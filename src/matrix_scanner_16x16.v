==> flow/design.v <==
`timescale 1ns / 1ps
module matrix_shift_scanner_with_ctrl (
    input clk,
    input master_rst,
    input fsync,
    input intg,
    output reg [15:0] row,   
    output reg [15:0] col    
);
    parameter IDLE                  = 4'd0,
              WAIT_INTG_RISE        = 4'd1,
              WAIT_INTG_FALL        = 4'd2,
              DELAY_AFTER_INTG_FALL = 4'd3,
              ROW_SETUP             = 4'd4,
              COL_DELAY             = 4'd5,
              COL_SCAN              = 4'd6,
              NEXT_ROW              = 4'd7,
              FRAME_DONE            = 4'd8;
    reg [3:0] state;
    reg [1:0] delay_counter;
    reg [4:0] col_counter;   
    reg [4:0] row_counter;   
    reg prev_fsync, prev_intg;
    wire fsync_rise = fsync & ~prev_fsync;
    wire intg_rise  = intg  & ~prev_intg;
    wire intg_fall  = ~intg & prev_intg;
    always @(posedge clk or posedge master_rst) begin
        if (master_rst) begin
            state        <= IDLE;
            row          <= 16'b0000000000000000;
            col          <= 16'b0000000000000000;
            delay_counter<= 0;
            col_counter  <= 0;
            row_counter  <= 0;
            prev_fsync   <= 0;
            prev_intg    <= 0;
        end else begin
            prev_fsync <= fsync;
            prev_intg  <= intg;
            case (state)
                IDLE: begin
                    row <= 16'b0000000000000000;
                    col <= 16'b0000000000000000;
                    if (fsync_rise)
                        state <= WAIT_INTG_RISE;
                end
                WAIT_INTG_RISE: begin
                    if (intg_rise)
                        state <= WAIT_INTG_FALL;
                end
                WAIT_INTG_FALL: begin
                    if (intg_fall) begin
                        delay_counter <= 0;
                        state <= DELAY_AFTER_INTG_FALL;
                    end
                end
                DELAY_AFTER_INTG_FALL: begin
                    if (delay_counter == 1) begin
                        state <= ROW_SETUP;
                        row_counter <= 0;
                    end else begin
                        delay_counter <= delay_counter + 1;
                    end
                end
                ROW_SETUP: begin
                    row <= 16'b0000000000000001 << row_counter;
                    col <= 16'b0000000000000000;  
                    state <= COL_DELAY;
                end
                COL_DELAY: begin
                    col <= 16'b0000000000000000;  
                    state <= COL_SCAN;
                    col_counter <= 0;
                end
                COL_SCAN: begin
                    col <= 16'b0000000000000001 << col_counter;
                    if (col_counter < 15) begin   
                        col_counter <= col_counter + 1;
                    end else begin
                        state <= NEXT_ROW;
                    end
                end
                NEXT_ROW: begin
                    row <= 16'b0000000000000000;
                    col <= 16'b0000000000000000;
                    if (row_counter == 15)   
                        state <= FRAME_DONE;
                    else begin
                        row_counter <= row_counter + 1;
                        state <= ROW_SETUP;
                    end
                end
                FRAME_DONE: begin
                    row <= 16'b0000000000000000;
                    col <= 16'b0000000000000000;
                    state <= IDLE;
                end
                default: state <= IDLE;
            endcase
        end
    end
endmodule
# From RTL to reports: matrix_shift_scanner_with_ctrl

Tool output for the design above, in the order of the flow.
Lines are those of the file above, counted from 1.
Not given: --

Top module: matrix_shift_scanner_with_ctrl
Clock input: clk
Library: sky130hd
Timing corner: tt_025C_1v80

# Elaborated design

Yosys after proc, flatten, opt, wreduce and memory -nomap, before mapping. Memory bits, and registers merged into a memory's read port (data or address), are not among the register bits. Print and check cells are not counted. Equal cells are merged and count once.

Add/sub/neg operators: 3
Order comparisons: 1
Equality and inequality tests: 18
Shift-type cells: 2
Muxes and demuxes: 17
Bitwise logic cells: 6
Reduce/logical cells: 12

Operators with widths:

| cell                                                        | count |
| case mux 16 bit (select 2 bit)                              | 2 |
| left shift 1 x 5 -> 16 bit (first input constant)           | 2 |
| case mux 4 bit (select 8 bit)                               | 1 |
| two-way mux 4 bit                                           | 6 |
| case mux 5 bit (select 2 bit)                               | 2 |
| != test 2 bit (second input constant)                       | 8 |
| == test 4 x 3 -> 1 bit (second input constant)              | 4 |
| two-way mux 5 bit                                           | 3 |
| nonzero test 2 bit                                          | 5 |
| adder 5 x 1 -> 5 bit (second input constant)                | 2 |
| == test 4 x 2 -> 1 bit (second input constant)              | 2 |
| AND reduction 3 bit                                         | 2 |
| less-than comparator 5 x 4 -> 1 bit (second input constant) | 1 |
| == test 5 x 4 -> 1 bit (second input constant)              | 1 |
| AND reduction 5 bit                                         | 1 |
| OR reduction 5 bit                                          | 1 |
| == test 4 x 1 -> 1 bit (second input constant)              | 1 |
| == test 4 bit (second input constant)                       | 1 |
| zero test 4 bit                                             | 1 |
| case mux 2 bit (select 2 bit)                               | 1 |
| two-way mux 2 bit                                           | 2 |
| AND 1 bit                                                   | 3 |
| NOT 1 bit                                                   | 3 |
| OR reduction 3 bit                                          | 1 |
| adder 2 x 1 -> 2 bit (second input constant)                | 1 |
| == test 2 x 1 -> 1 bit (second input constant)              | 1 |
| AND reduction 2 bit                                         | 1 |

Register bits after elaboration: 50
Cells after elaboration: 67

# Depth

Longest topological path by Yosys (ltp), each cell counted once; first at word level (registers and memories cut), then after technology mapping (sequential cells cut; the memories' decode and read muxes count).

Word-level depth: 4
ABC_AREA: 1
Depth in mapped cells: 8

# Mapped cells and area

Yosys stat after the flow's synthesis: flattened, memories mapped to cells. It holds for the ABC_AREA given above (unset counts as 0); a run with the other value may have another netlist.
Totals and module areas in this step are rounded.

Cell types:

| cell                     | count |
| sky130_fd_sc_hd__dfrtp_1 | 54 |
| sky130_fd_sc_hd__nand2_1 | 114 |
| sky130_fd_sc_hd__nand3_1 | 44 |
| sky130_fd_sc_hd__inv_1   | 21 |
| sky130_fd_sc_hd__nor2_4  | 6 |
| sky130_fd_sc_hd__ha_1    | 4 |
| sky130_fd_sc_hd__nor2_2  | 8 |
| sky130_fd_sc_hd__buf_6   | 4 |
| sky130_fd_sc_hd__o21ai_0 | 8 |
| sky130_fd_sc_hd__nor2_1  | 10 |
| sky130_fd_sc_hd__dfstp_2 | 1 |
| sky130_fd_sc_hd__o21ai_2 | 3 |
| sky130_fd_sc_hd__nand4_1 | 3 |
| sky130_fd_sc_hd__o21ai_4 | 1 |
| sky130_fd_sc_hd__o22ai_1 | 2 |
| sky130_fd_sc_hd__a21oi_1 | 2 |
| sky130_fd_sc_hd__buf_2   | 2 |
| sky130_fd_sc_hd__nand3_2 | 1 |

Not listed: further types 10, cells in them 10.

Standard cells after synthesis: 298
Chip area (Yosys): 2565 sq um
Sequential part of the area: 1378 sq um
Mapped flip-flops: 55
Buffer cells: 8

# Path before layout

OpenSTA on the mapped netlist: ideal clock, no wires. The path of least setup slack (recovery checks aside). Input and output delay are each 20% of the period. Register names are those of the netlist, which keeps one name where synthesis merged equal registers.

Kind: register to register
From: register row_counter[0]
To: register row_counter[2]
Clock period: 2080 ps
Setup time: 129 ps
Time at the first pin: 0 ps
Arrival time: 1236 ps
Setup slack: 716 ps
Path delay: 1365 ps
Stages on the path: 9
Period reached after synthesis: 1364 ps

"path delay" is the arrival time less input delay plus setup time.
"stages on the path": output pins that drive a net of the path, with the launching flip-flop's if there is one; two outputs of one cell count as two.
"period reached after synthesis" = period - worst setup slack (recovery checks aside). The figure is calculated, with input and output delays left at 20% of the set period.
Between the ends stands the longest chain of elaborated cells between them, by number of cells; it is not shown to be the way that was timed. Of several equally long chains one is given.
A line is the first line of the expression or statement that the cell stems from. Yosys adds cells for indexed reads and writes and turns some case tables into memories.
A register here has more assigning lines than the two given.

Path through: sky130_fd_sc_hd__dfrtp_1 > sky130_fd_sc_hd__ha_1 > sky130_fd_sc_hd__nand2_1 > sky130_fd_sc_hd__nor2_1 > sky130_fd_sc_hd__ha_1 > sky130_fd_sc_hd__nand2_1 > sky130_fd_sc_hd__nand2_1 > sky130_fd_sc_hd__inv_1 > sky130_fd_sc_hd__o21ai_0
Length of the longest elaborated chain: 3
Elaborated cells on any way between the ends: 6
Classes of those cells: add/sub (1); eq/ne (2); mux (2); reduce/logical (1)

RTL lines, path post-synthesis:

| what                          | line | text |
| from (decl)                   | 22   | `reg [4:0] row_counter;` |
| from (assign)                 | 34   | `row_counter  <= 0;` |
| from (assign)                 | 89   | `row_counter <= row_counter + 1;` |
| adder 5 x 1 -> 5 bit          | 89   |  |
| two-way mux 5 bit             | 86   | `if (row_counter == 15)` |
| case mux 5 bit (select 2 bit) | 40   | `case (state)` |
| to (assign)                   | 34   |  |
| to (assign)                   | 89   |  |
| to (decl)                     | 22   |  |

# Path in the finished layout

From the final timing report of flow run 1: the path of least setup slack in the routed layout; clock arrival at registers is part of the times.
The report prints the path's times to 10 ps; the period is as set.

Kind: register to output
From: register col[14]
To: output port col[14]
Clock period: 3020 ps
Output delay: 600 ps
Time at the first pin: 310 ps
Arrival time: 1240 ps
Setup slack: 1170 ps
Stages on the path: 2

A register here has more assigning lines than the two given.

Path through: sky130_fd_sc_hd__dfrtp_1 > sky130_fd_sc_hd__clkdlybuf4s50_1
Length of the longest elaborated chain: 0
Elaborated cells on any way between the ends: 0

RTL lines, path post-layout:

| what          | line | text |
| from (decl)   | 8    | `output reg [15:0] col` |
| from (assign) | 31   | `col          <= 16'b0000000000000000;` |
| from (assign) | 76   | `col <= 16'b0000000000000001 << col_counter;` |
| to (decl)     | 8    |  |

Subject: matrix_shift_scanner_with_ctrl on sky130hd, stored results

Hello all,

Stored flow runs of matrix_shift_scanner_with_ctrl (2 of them; Yosys, OpenROAD, sky130hd). They differ in their settings and are not a sequence. Constraints: input delay and output delay 20% of the set period each, output load 0.01 pF.
"clock period reached": clock period set for the run, less the worst setup slack. It is reckoned from that one timing run; input and output delays stay at 20% of the period that was set.
"critical setup path time": the worst setup path's part of the clock period (all of it between registers, 20% less for each end at a port) less its slack. A launch clock that arrives late makes it longer, a capture clock that arrives late makes it shorter.
"power consumption" rests on the timing tool's default activity at the inputs, not on a simulated workload.
"critical setup path time" is known to 10 ps.
Values from the reports are rounded here.

## Flow run 1

==> flow/run.sh <==
#!/bin/bash
# the make line also repeats the synthesis and layout settings of config.mk as NAME=value (left out here)
make -C /OpenROAD-flow-scripts/flow DESIGN_CONFIG=/design/flow/config.mk WORK_HOME=/design/flow/orfs CLKGATE_MAP_FILE= finish
==> flow/config.mk <==
export PLATFORM = sky130hd
export DESIGN_NAME = matrix_shift_scanner_with_ctrl
export DESIGN_NICKNAME = matrix_shift_scanner_with_ctrl
export VERILOG_FILES = /design/flow/design.v
export SDC_FILE = /design/flow/constraint.sdc
export NUM_CORES = 4
export LEC_CHECK = 0
export ABC_AREA = 1
export CAP_MARGIN = 20
export CELL_PAD_IN_SITES_GLOBAL_PLACEMENT = 0
export CORE_MARGIN = 2
export CORE_UTILIZATION = 65
export CTS_CLUSTER_SIZE = 44
export HOLD_SLACK_MARGIN = -0.01
export MAX_ROUTING_LAYER = met4
export PLACE_DENSITY = 0.84
export SETUP_SLACK_MARGIN = 0.43
export SLEW_MARGIN = 20
==> flow/constraint.sdc <==
create_clock -name core_clock -period 3.02 [get_ports {clk}]
set_input_delay 0.6040 -clock core_clock [delete_from_list [all_inputs] [get_ports {clk}]]
set_output_delay 0.6040 -clock core_clock [all_outputs]
set_load 0.01 [all_outputs]

| result of flow run 1 | value |
|---|---|
| mapped cell area after synthesis | 2565 sq um |
| total die area | 4464 sq um |
| standard-cell area of the final layout | 3045 sq um |
| utilization after layout | 82.0 % |
| worst setup slack after layout | 1175 ps |
| setup TNS | 0 ps |
| power consumption | 1259 µW |
| clock period reached | 1845 ps |
| critical setup path time | 1240 ps |
| critical path type | register to output |

## Flow run 2

==> flow/run.sh <==
#!/bin/bash
# the make line also repeats the synthesis and layout settings of config.mk as NAME=value (left out here)
make -C /OpenROAD-flow-scripts/flow DESIGN_CONFIG=/design/flow/config.mk WORK_HOME=/design/flow/orfs CLKGATE_MAP_FILE= finish
==> flow/config.mk <==
export PLATFORM = sky130hd
export DESIGN_NAME = matrix_shift_scanner_with_ctrl
export DESIGN_NICKNAME = matrix_shift_scanner_with_ctrl
export VERILOG_FILES = /design/flow/design.v
export SDC_FILE = /design/flow/constraint.sdc
export NUM_CORES = 4
export LEC_CHECK = 0
export CAP_MARGIN = 20
export CORE_ASPECT_RATIO = 1.17
export CORE_MARGIN = 2
export CORE_UTILIZATION = 25
export CTS_CLUSTER_DIAMETER = 247
export CTS_CLUSTER_SIZE = 51
export MIN_ROUTING_LAYER = met2
export PLACE_DENSITY = 0.67
export SLEW_MARGIN = 20
export TNS_END_PERCENT = 20
==> flow/constraint.sdc <==
create_clock -name core_clock -period 1.5 [get_ports {clk}]
set_input_delay 0.3000 -clock core_clock [delete_from_list [all_inputs] [get_ports {clk}]]
set_output_delay 0.3000 -clock core_clock [all_outputs]
set_load 0.01 [all_outputs]

| result of flow run 2 | value |
|---|---|
| mapped cell area after synthesis | 2487 sq um |
| total die area | 10770 sq um |
| standard-cell area of the final layout | 3425 sq um |
| utilization after layout | 35.3 % |
| worst setup slack after layout | -77 ps |
| setup TNS | -269 ps |
| power consumption | 5972 µW |
| clock period reached | 1577 ps |
| critical setup path time | 1580 ps |
| critical path type | register to register |

Thanks
